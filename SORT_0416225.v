==> flow/design.v <==
module SORT(
  clk,
  rst_n,
  in_valid1,
  in_valid2,
  in,
  mode,
  op,
  out_valid,
  out
);
input clk;
input rst_n;
input in_valid1;
input in_valid2;
input mode;
input [1:0]op;
input [4:0]in;
output reg out_valid;
output reg [4:0]out;
parameter IDLE=0;
parameter GET=1;
parameter DO_STACK=2;
parameter DO_QUEUE=3;
parameter SORT=4;
parameter OUTPUT=5;	
reg [3:0]current_state,next_state;
reg getmode;
reg [3:0]count,count2;
reg [4:0]ans[0:9];
reg check;
reg [4:0]check3;
reg [3:0] a,b;
reg [4:0]a1,a2,a3,a4,a5,a6,a7,a8,a9,a10;
always@(posedge clk or negedge rst_n) begin
	if(!rst_n)
		current_state<=IDLE;
	else
		current_state<=next_state;
end
always@(*) begin
	case(current_state)
		IDLE:
			next_state<=GET;
		GET:begin
			if(getmode==0&&op==0&&in_valid1)
				next_state<=DO_STACK;
			else if(getmode==1&&op==0&&in_valid1)
				next_state<=DO_QUEUE;
			else if(op==2&&in_valid1)
				next_state<=SORT;
			else
				next_state<=GET;	
		end
		DO_STACK:begin
			if(op==2&&in_valid1)
				next_state<=SORT;
			else if(op==0&&in_valid1)
				next_state<=DO_STACK;
			else
				next_state<=GET;
		end
		DO_QUEUE:begin
			if(op==2&&in_valid1)
				next_state<=SORT;
			else if(op==0&&in_valid1)
				next_state<=DO_QUEUE;
			else
				next_state<=GET;
		end
		SORT:begin
			if(check3==count-1)
				next_state<=OUTPUT;
			else
				next_state<=SORT;
		end
		OUTPUT:begin
			if(count2==9)
				next_state<=IDLE;
			else
				next_state<=OUTPUT;	
		end
		default:next_state<=IDLE;
	endcase
end	
always@(posedge clk or negedge rst_n) begin
	if(!rst_n)
		getmode<=0;
	else if(in_valid2)
		getmode<=mode;
	else
		getmode<=getmode;
end
always@(posedge clk or negedge rst_n) begin
	if(!rst_n)
		check3<=0;
	else if(current_state==SORT)
		check3<=check3+1;
	else
		check3<=0;
end	
always@(posedge clk or negedge rst_n) begin
	if(!rst_n)
		count<=0;
	else if(current_state==IDLE)
		count<=0;
	else if(op==1&&in_valid1)
		count<=count+1;
	else if(next_state==DO_STACK||next_state==DO_QUEUE)
		count<=count-1;
	else
		count<=count;
end
always@(posedge clk or negedge rst_n) begin
	if(!rst_n)
		count2<=0;
	else if(current_state==OUTPUT)
		count2<=count2+1;
	else
		count2<=0;
end
always@(posedge clk or negedge rst_n) begin
	if(!rst_n)
		check<=0;
	else if(current_state==SORT&&check==0)
		check<=1;
	else
		check<=0;
end
always@(posedge clk or negedge rst_n) begin
	if(!rst_n)begin
		for(a=0;a<10;a=a+1)
			ans[a]<=0;
	end
	else if(next_state==DO_STACK) begin
		if(count<10)
			ans[count]<=0;
		else
			ans[0]<=ans[0];
	end
	else if(next_state==DO_QUEUE) begin
		for(a=0;a<9;a=a+1) begin
				ans[a]<=ans[a+1];
		end
		ans[count-1]<=0;
	end
	else if(op==1&&in_valid1)begin
                ans[count]<=in;
	end
	else if(current_state==SORT) begin
		if(check==1)begin
			case(count)
				2:begin
					for(a=0;a<1;a=a+2) begin
                                		if(ans[a]<ans[a+1])begin
                                        		ans[a]<=ans[a+1];
                                       			ans[a+1]<=ans[a];
                               			end
					end
				end
				3:begin
                                        for(a=0;a<2;a=a+2)begin
                                                if(ans[a]<ans[a+1])begin
                                                        ans[a]<=ans[a+1];
                                                        ans[a+1]<=ans[a];
                                                end
					end
                                end
				4:begin
                                        for(a=0;a<3;a=a+2) begin
                                                if(ans[a]<ans[a+1])begin
                                                        ans[a]<=ans[a+1];
                                                        ans[a+1]<=ans[a];
                                                end
					end
                                end
				5:begin
                                        for(a=0;a<4;a=a+2) begin
                                                if(ans[a]<ans[a+1])begin
                                                        ans[a]<=ans[a+1];
                                                        ans[a+1]<=ans[a];
                                                end
					end
                                end
				6:begin
                                        for(a=0;a<5;a=a+2) begin
                                                if(ans[a]<ans[a+1])begin
                                                        ans[a]<=ans[a+1];
                                                        ans[a+1]<=ans[a];
                                                end
					end
                                end
				7:begin
                                        for(a=0;a<6;a=a+2) begin
                                                if(ans[a]<ans[a+1])begin
                                                        ans[a]<=ans[a+1];
                                                        ans[a+1]<=ans[a];
                                                end
					end
                                end
				8:begin
                                        for(a=0;a<7;a=a+2) begin
                                                if(ans[a]<ans[a+1])begin
                                                        ans[a]<=ans[a+1];
                                                        ans[a+1]<=ans[a];
						end
					end
                                end
				9:begin
                                        for(a=0;a<8;a=a+2) begin
                                                if(ans[a]<ans[a+1])begin
                                                        ans[a]<=ans[a+1];
                                                        ans[a+1]<=ans[a];
                                                end
					end
                                end
				10:begin
                                        for(a=0;a<9;a=a+2) begin
                                                if(ans[a]<ans[a+1])begin
                                                        ans[a]<=ans[a+1];
                                                        ans[a+1]<=ans[a];
                                                end
					end
                                end
				default:ans[0]<=ans[0];
			endcase
		end
		else begin
			case(count)
				3:begin
					for(a=1;a<2;a=a+2) begin
                                               if(ans[a]<ans[a+1])begin
                                                        ans[a]<=ans[a+1];
                                                        ans[a+1]<=ans[a];
                                               end
                                        end
				end
				4:begin
                                        for(a=1;a<3;a=a+2) begin
                                               if(ans[a]<ans[a+1])begin
                                                        ans[a]<=ans[a+1];
                                                        ans[a+1]<=ans[a];
                                               end
					end
				end
				5:begin
                                        for(a=1;a<4;a=a+2) begin
                                               if(ans[a]<ans[a+1])begin
                                                        ans[a]<=ans[a+1];
                                                        ans[a+1]<=ans[a];
                                               end
                                        end
				end
				6:begin
                                        for(a=1;a<5;a=a+2) begin
                                               if(ans[a]<ans[a+1])begin
                                                        ans[a]<=ans[a+1];
                                                        ans[a+1]<=ans[a];
                                               end
                                        end
				end
				7:begin
                                        for(a=1;a<6;a=a+2) begin
                                                if(ans[a]<ans[a+1])begin
                                                        ans[a]<=ans[a+1];
                                                        ans[a+1]<=ans[a];
                                                end
                                        end
				end
				8:begin
                                        for(a=1;a<7;a=a+2) begin
                                                if(ans[a]<ans[a+1])begin
                	                                ans[a]<=ans[a+1];
                        	                        ans[a+1]<=ans[a];
                                                end
                                        end
				end
				9:begin
					for(a=1;a<8;a=a+2) begin
						if(ans[a]<ans[a+1])begin
                                                        ans[a]<=ans[a+1];
                                                        ans[a+1]<=ans[a];
                                                end
					end
				end
				10:begin
                                        for(a=1;a<9;a=a+2) begin
                                        	if(ans[a]<ans[a+1])begin
                                	                ans[a]<=ans[a+1];
                                                        ans[a+1]<=ans[a];
                                                end
                                        end
				end
				default:ans[0]<=ans[0];
			endcase
		end	
	end
	else if(current_state==OUTPUT) begin
		case(count)
			1:begin	
				for(a=1;a<10;a=a+1)
                			ans[a]<=0;
			end
			2:begin
                        	for(a=2;a<10;a=a+1)
                                	ans[a]<=0;
                        end
			3:begin
                                for(a=3;a<10;a=a+1)
                                	ans[a]<=0;
                        end
			4:begin
                                for(a=4;a<10;a=a+1)
                         	       ans[a]<=0;
                        end
			5:begin
                                for(a=5;a<10;a=a+1)
                                	ans[a]<=0;
                        end
			6:begin
                                for(a=6;a<10;a=a+1)
                                	ans[a]<=0;
                        end
			7:begin
                                for(a=7;a<10;a=a+1)
                              		ans[a]<=0;
                        end
			8:begin
                                for(a=8;a<10;a=a+1)
                                	ans[a]<=0;
                        end
			9:begin
				ans[9]<=0;
                        end
			default:ans[0]<=ans[0];
		endcase
	end	
	else
		ans[0]<=ans[0];
end
always@(posedge clk or negedge rst_n) begin
	if(!rst_n)
		out<=0;
	else if(current_state==OUTPUT) begin
		out<=ans[count2];
	end
	else
		out<=0;
end	
always@(posedge clk or negedge rst_n) begin
	if(!rst_n)
		out_valid<=0;
	else if(current_state==OUTPUT)
		out_valid<=1;
	else
		out_valid<=0;
end
endmodule
-- From RTL to reports: SORT
Tool output for the design above, in the order of the flow.
Lines are those of the file above, counted from 1.
Operators: Yosys type, input widths -> output width; for muxes data width and select width s.
Library cell names are shortened.
A cell with - has no value.
- top: SORT
- clock port: clk
- standard-cell library: sky130hd
- library corner: tt_025C_1v80

-- Word-level counts
Source: Yosys, flattened and elaborated. Widths are those after wreduce. Registers that Yosys merges into a memory's read port (data or address) are not register bits. Print and check cells do not count. Equal cells are merged and count once.
- add/sub/neg operators: 4
- noted magnitude comparators: 10
- eq/ne operators: 87
- multiplexer cells at 162
- bitwise logic cells at 2
- reduce/logical cells: 53
- operators with widths (cell ; number):
    $mux 5 ; 145
    $reduce_and 9->1 ; 8
    $eq 4x3->1 const B ; 14
    $ne 7x6->1 const B ; 8
    $pmux 5 s10 ; 1
    $lt 5x5->1 ; 9
    $reduce_bool 5->1 ; 9
    $eq 4x2->1 const B ; 10
    $eq 5x32->1 ; 1
    $ne 3x2->1 const B ; 10
    $eq 4x4->1 const B ; 7
    $ne 13x13->1 const B ; 2
    $ne 12x12->1 const B ; 2
    $pmux 4 s6 ; 1
    $ne 11x11->1 const B ; 2
    $ne 10x10->1 const B ; 2
    $ne 2x1->1 const B ; 10
    $ne 6x6->1 const B ; 3
    $ne 9x9->1 const B ; 2
    $reduce_or 9->1 ; 2
    $mux 3 ; 6
    $eq 4x1->1 const B ; 4
    $logic_not 4->1 ; 4
    $ne 8x8->1 const B ; 2
    $reduce_or 8->1 ; 2
    $mux 4 ; 4
    $ne 5x5->1 const B ; 3
    $ne 7x7->1 const B ; 2
Not listed: further kinds 23, cells in them 43.
- register bits after elaboration: 75
- input bits at 12
- output and inout bits: 6

-- Depth
Yosys ltp: most cells in a row. Word level: on the elaborated netlist, between registers, memories and ports. Mapped: between sequential cells and ports; inverters and the memories' decode and read muxes count.
- word-level depth at 11
- ABC_AREA at 0
- noted depth in mapped cells: 9

-- Mapped cells and area
The flow's flattened synthesis, as Yosys stat reports it; memories are mapped. The netlist is that of the ABC_AREA named above (0 if unset); the other value can give another one.
The area totals of this step are shown rounded.
- cell types (type ; number ; area in all (um2)):
    dfrtp_1 ; 76 ; 1.9E+03
    ha_1 ; 47 ; 588.064
    mux2i_1 ; 38 ; 380.365
    a221oi_1 ; 29 ; 253.994
    a21oi_1 ; 47 ; 235.226
    o21ai_0 ; 45 ; 225.216
    inv_1 ; 54 ; 202.694
    nand2_1 ; 51 ; 191.434
    nor2_1 ; 35 ; 131.376
    mux2_2 ; 9 ; 101.347
    clkbuf_1 ; 25 ; 93.84
    nand3_1 ; 18 ; 90.086
    nand2b_1 ; 12 ; 75.072
    nor3_1 ; 15 ; 75.072
    xnor2_1 ; 7 ; 61.309
    a211oi_1 ; 8 ; 60.058
    a22oi_1 ; 8 ; 60.058
    and2_1 ; 9 ; 56.304
Not listed: further types 51, cells in them 134.
- cells in the netlist: 667
- synthesis area at 5952 um2
- sequential part of the area: 1928 um2
- noted flip-flops: 77

-- Path before layout
OpenSTA on the mapped netlist: ideal clock, no wires. The path of least setup slack (recovery checks aside). Input and output delay are each 20% of the period. Register names are those of the netlist, which keeps one name where synthesis merged equal registers.
- path kind: register -> register
- from: register count[0]
- to: register ans[9][0]
- noted period: 2.36 ns
- setup time at 0.079 ns
- launch time at the first pin: 0.000 ns
- arrival time: 2.474 ns
- noted path slack: -0.193 ns
- noted delay of the path: 2.553 ns
- stages at 10
- noted buffers on the path: 1
- synthesis period reached at 2.553 ns
"delay of the path" is the arrival time less input delay plus setup time.
"stages": output pins that drive a net of the path, with the launching flip-flop's if there is one; two outputs of one cell count as two.
"synthesis period reached" = period - worst setup slack (recovery checks aside). The figure is calculated, with input and output delays left at 20% of the set period.
The rows between start and end are the longest chain of elaborated cells between them; the timing report does not say that the signal goes this way. Where chains are equally long, one stands for them.
Each line given opens the expression or statement behind the cell; cells for indexed reads and writes are added by Yosys, which also makes memories of some case tables.
A register here has more assigning lines than the two given.
Lines with a computed index may be missing from the assigning lines.
- cell sequence: dfrtp_1 -> inv_1 -> ha_1 -> buf_2 -> nor2_1 -> o31a_1 -> o2111a_4 -> a211o_1 -> a2111oi_4 -> mux2i_1
- cells in the longest elaborated chain at 8
- elaborated cells between the ends (all ways): 41
- ends and longest elaborated chain, post-synthesis (what ; line ; RTL):
    from (decl) ; 29 ; reg [3:0]count,count2;
    from (assign) ; 108 ; count<=count+1;
    from (assign) ; 110 ; count<=count-1;
    $eq 4x4->1 ; 299 ; case(count)
    $reduce_or 9->1 ; - ;
    $mux 5 ; 299 ;
    $mux 5 ; 298 ; else if(current_state==OUTPUT) begin
    $mux 5 ; 150 ; else if(current_state==SORT) begin
    $mux 5 ; 147 ; else if(op==1&&in_valid1)begin
    $mux 5 ; 141 ; else if(next_state==DO_QUEUE) begin
    $mux 5 ; 135 ; else if(next_state==DO_STACK) begin
    to (assign) ; 148 ; ans[count]<=in;
    to (assign) ; 156 ; ans[a]<=ans[a+1];
    to (decl) ; 30 ; reg [4:0]ans[0:9];

-- Worst path after layout
From the final timing report of record 2: the path of least setup slack in the routed layout; clock arrival at registers is part of the times.
- path kind: input -> register
- from: input port op[0]
- to: register ans[4][0]
- noted period: 4.86 ns
- setup time at 0.11 ns
- launch time at the first pin: 0.97 ns
- arrival time: 3.81 ns
- noted path slack: 1.29 ns
- stages at 7
- noted buffers on the path: 2
The rows between start and end are the longest chain of elaborated cells between them; the timing report does not say that the signal goes this way. Where chains are equally long, one stands for them.
A register here has more assigning lines than the two given.
Lines with a computed index may be missing from the assigning lines.
- cell sequence: clkdlybuf4s50_1 -> and3b_1 -> nor3_2 -> buf_4 -> a311oi_2 -> nand4b_1 -> mux2_2
- cells in the longest elaborated chain at 9
- elaborated cells between the ends (all ways): 33
- ends and longest elaborated chain, after layout (what ; line ; RTL):
    from (decl) ; 17 ; input [1:0]op;
    $eq 2x2->1 ; 50 ; else if(op==2&&in_valid1)
    $logic_and 1x1->1 ; 50 ;
    $mux 3 ; 50 ;
    $mux 3 ; 48 ; else if(getmode==1&&op==0&&in_valid1)
    $mux 3 ; 46 ; if(getmode==0&&op==0&&in_valid1)
    $pmux 4 s6 ; 42 ; case(current_state)
    $eq 4x2->1 ; 141 ; else if(next_state==DO_QUEUE) begin
    $mux 5 ; 141 ;
    $mux 5 ; 135 ; else if(next_state==DO_STACK) begin
    to (assign) ; 143 ; ans[a]<=ans[a+1];
    to (assign) ; 148 ; ans[count]<=in;
    to (decl) ; 30 ; reg [4:0]ans[0:9];

Measured results for SORT: 2 stored runs of the Yosys and OpenROAD flow on sky130hd. The settings differ; the order carries no meaning. The constraints put input and output delay at 20% of the set period each and load the outputs with 0.01 pF.
"achieved period" means the clock period less the worst setup slack. The figure is calculated, with input and output delays left at 20% of the set period.
"worst path time" = time allowed to the worst setup path (clock period - input delay - output delay, where it has them) - its slack; a late launch clock adds to it, a late capture clock takes from it.
"total power after layout" rests on the timing tool's default activity at the inputs, not on a simulated workload.
The measured numbers are rounded.

Record 1

==> flow/run.sh <==
#!/bin/bash
# the make line also repeats the synthesis and layout settings of config.mk as NAME=value (left out here)
make -C /OpenROAD-flow-scripts/flow DESIGN_CONFIG=/design/flow/config.mk WORK_HOME=/design/flow/orfs CLKGATE_MAP_FILE= finish
==> flow/config.mk <==
export PLATFORM = sky130hd
export DESIGN_NAME = SORT
export DESIGN_NICKNAME = SORT
export VERILOG_FILES = /design/flow/design.v
export SDC_FILE = /design/flow/constraint.sdc
export NUM_CORES = 4
export LEC_CHECK = 0
export CAP_MARGIN = 10
export CELL_PAD_IN_SITES_DETAIL_PLACEMENT = 2
export CORE_ASPECT_RATIO = 1.08
export CORE_MARGIN = 3
export CORE_UTILIZATION = 46
export CTS_CLUSTER_SIZE = 67
export GPL_ROUTABILITY_DRIVEN = 1
export GPL_TIMING_DRIVEN = 0
export MAX_ROUTING_LAYER = met5
export PLACE_DENSITY_LB_ADDON = 0.04
export SETUP_SLACK_MARGIN = 0.14
export SLEW_MARGIN = 20
==> flow/constraint.sdc <==
create_clock -name core_clock -period 2.49 [get_ports {clk}]
set_input_delay 0.4980 -clock core_clock [delete_from_list [all_inputs] [get_ports {clk}]]
set_output_delay 0.4980 -clock core_clock [all_outputs]
set_load 0.01 [all_outputs]

Record 1: no results, clock tree synthesis failed with DPL-0033.

Record 2

==> flow/run.sh <==
#!/bin/bash
# the make line also repeats the synthesis and layout settings of config.mk as NAME=value (left out here)
make -C /OpenROAD-flow-scripts/flow DESIGN_CONFIG=/design/flow/config.mk WORK_HOME=/design/flow/orfs CLKGATE_MAP_FILE= finish
==> flow/config.mk <==
export PLATFORM = sky130hd
export DESIGN_NAME = SORT
export DESIGN_NICKNAME = SORT
export VERILOG_FILES = /design/flow/design.v
export SDC_FILE = /design/flow/constraint.sdc
export NUM_CORES = 4
export LEC_CHECK = 0
export CAP_MARGIN = 15
export CELL_PAD_IN_SITES_GLOBAL_PLACEMENT = 2
export CORE_ASPECT_RATIO = 1.95
export CORE_MARGIN = 9
export CORE_UTILIZATION = 43
export GPL_ROUTABILITY_DRIVEN = 1
export MIN_ROUTING_LAYER = met1
export PLACE_DENSITY = 0.68
export SETUP_SLACK_MARGIN = 1.11
export SLEW_MARGIN = 5
export TNS_END_PERCENT = 5
==> flow/constraint.sdc <==
create_clock -name core_clock -period 4.86 [get_ports {clk}]
set_input_delay 0.9720 -clock core_clock [delete_from_list [all_inputs] [get_ports {clk}]]
set_output_delay 0.9720 -clock core_clock [all_outputs]
set_load 0.01 [all_outputs]

Measured in record 2:
- setup slack of the critical path: 1.288 ns
- sum of negative setup slack at 0.000 ns
- final design utilization at 49.0%
- achieved period: 3.573 ns
- post-route worst hold slack: 0.513 ns
- noted the standard-cell area of the final layout: 6584 um2
- netlist area reported by Yosys: 5952 um2
- noted the full die area: 18640 um2
- noted the worst path time: 2.60 ns
- worst path kind: input -> register
- total power after layout at 4171 uW
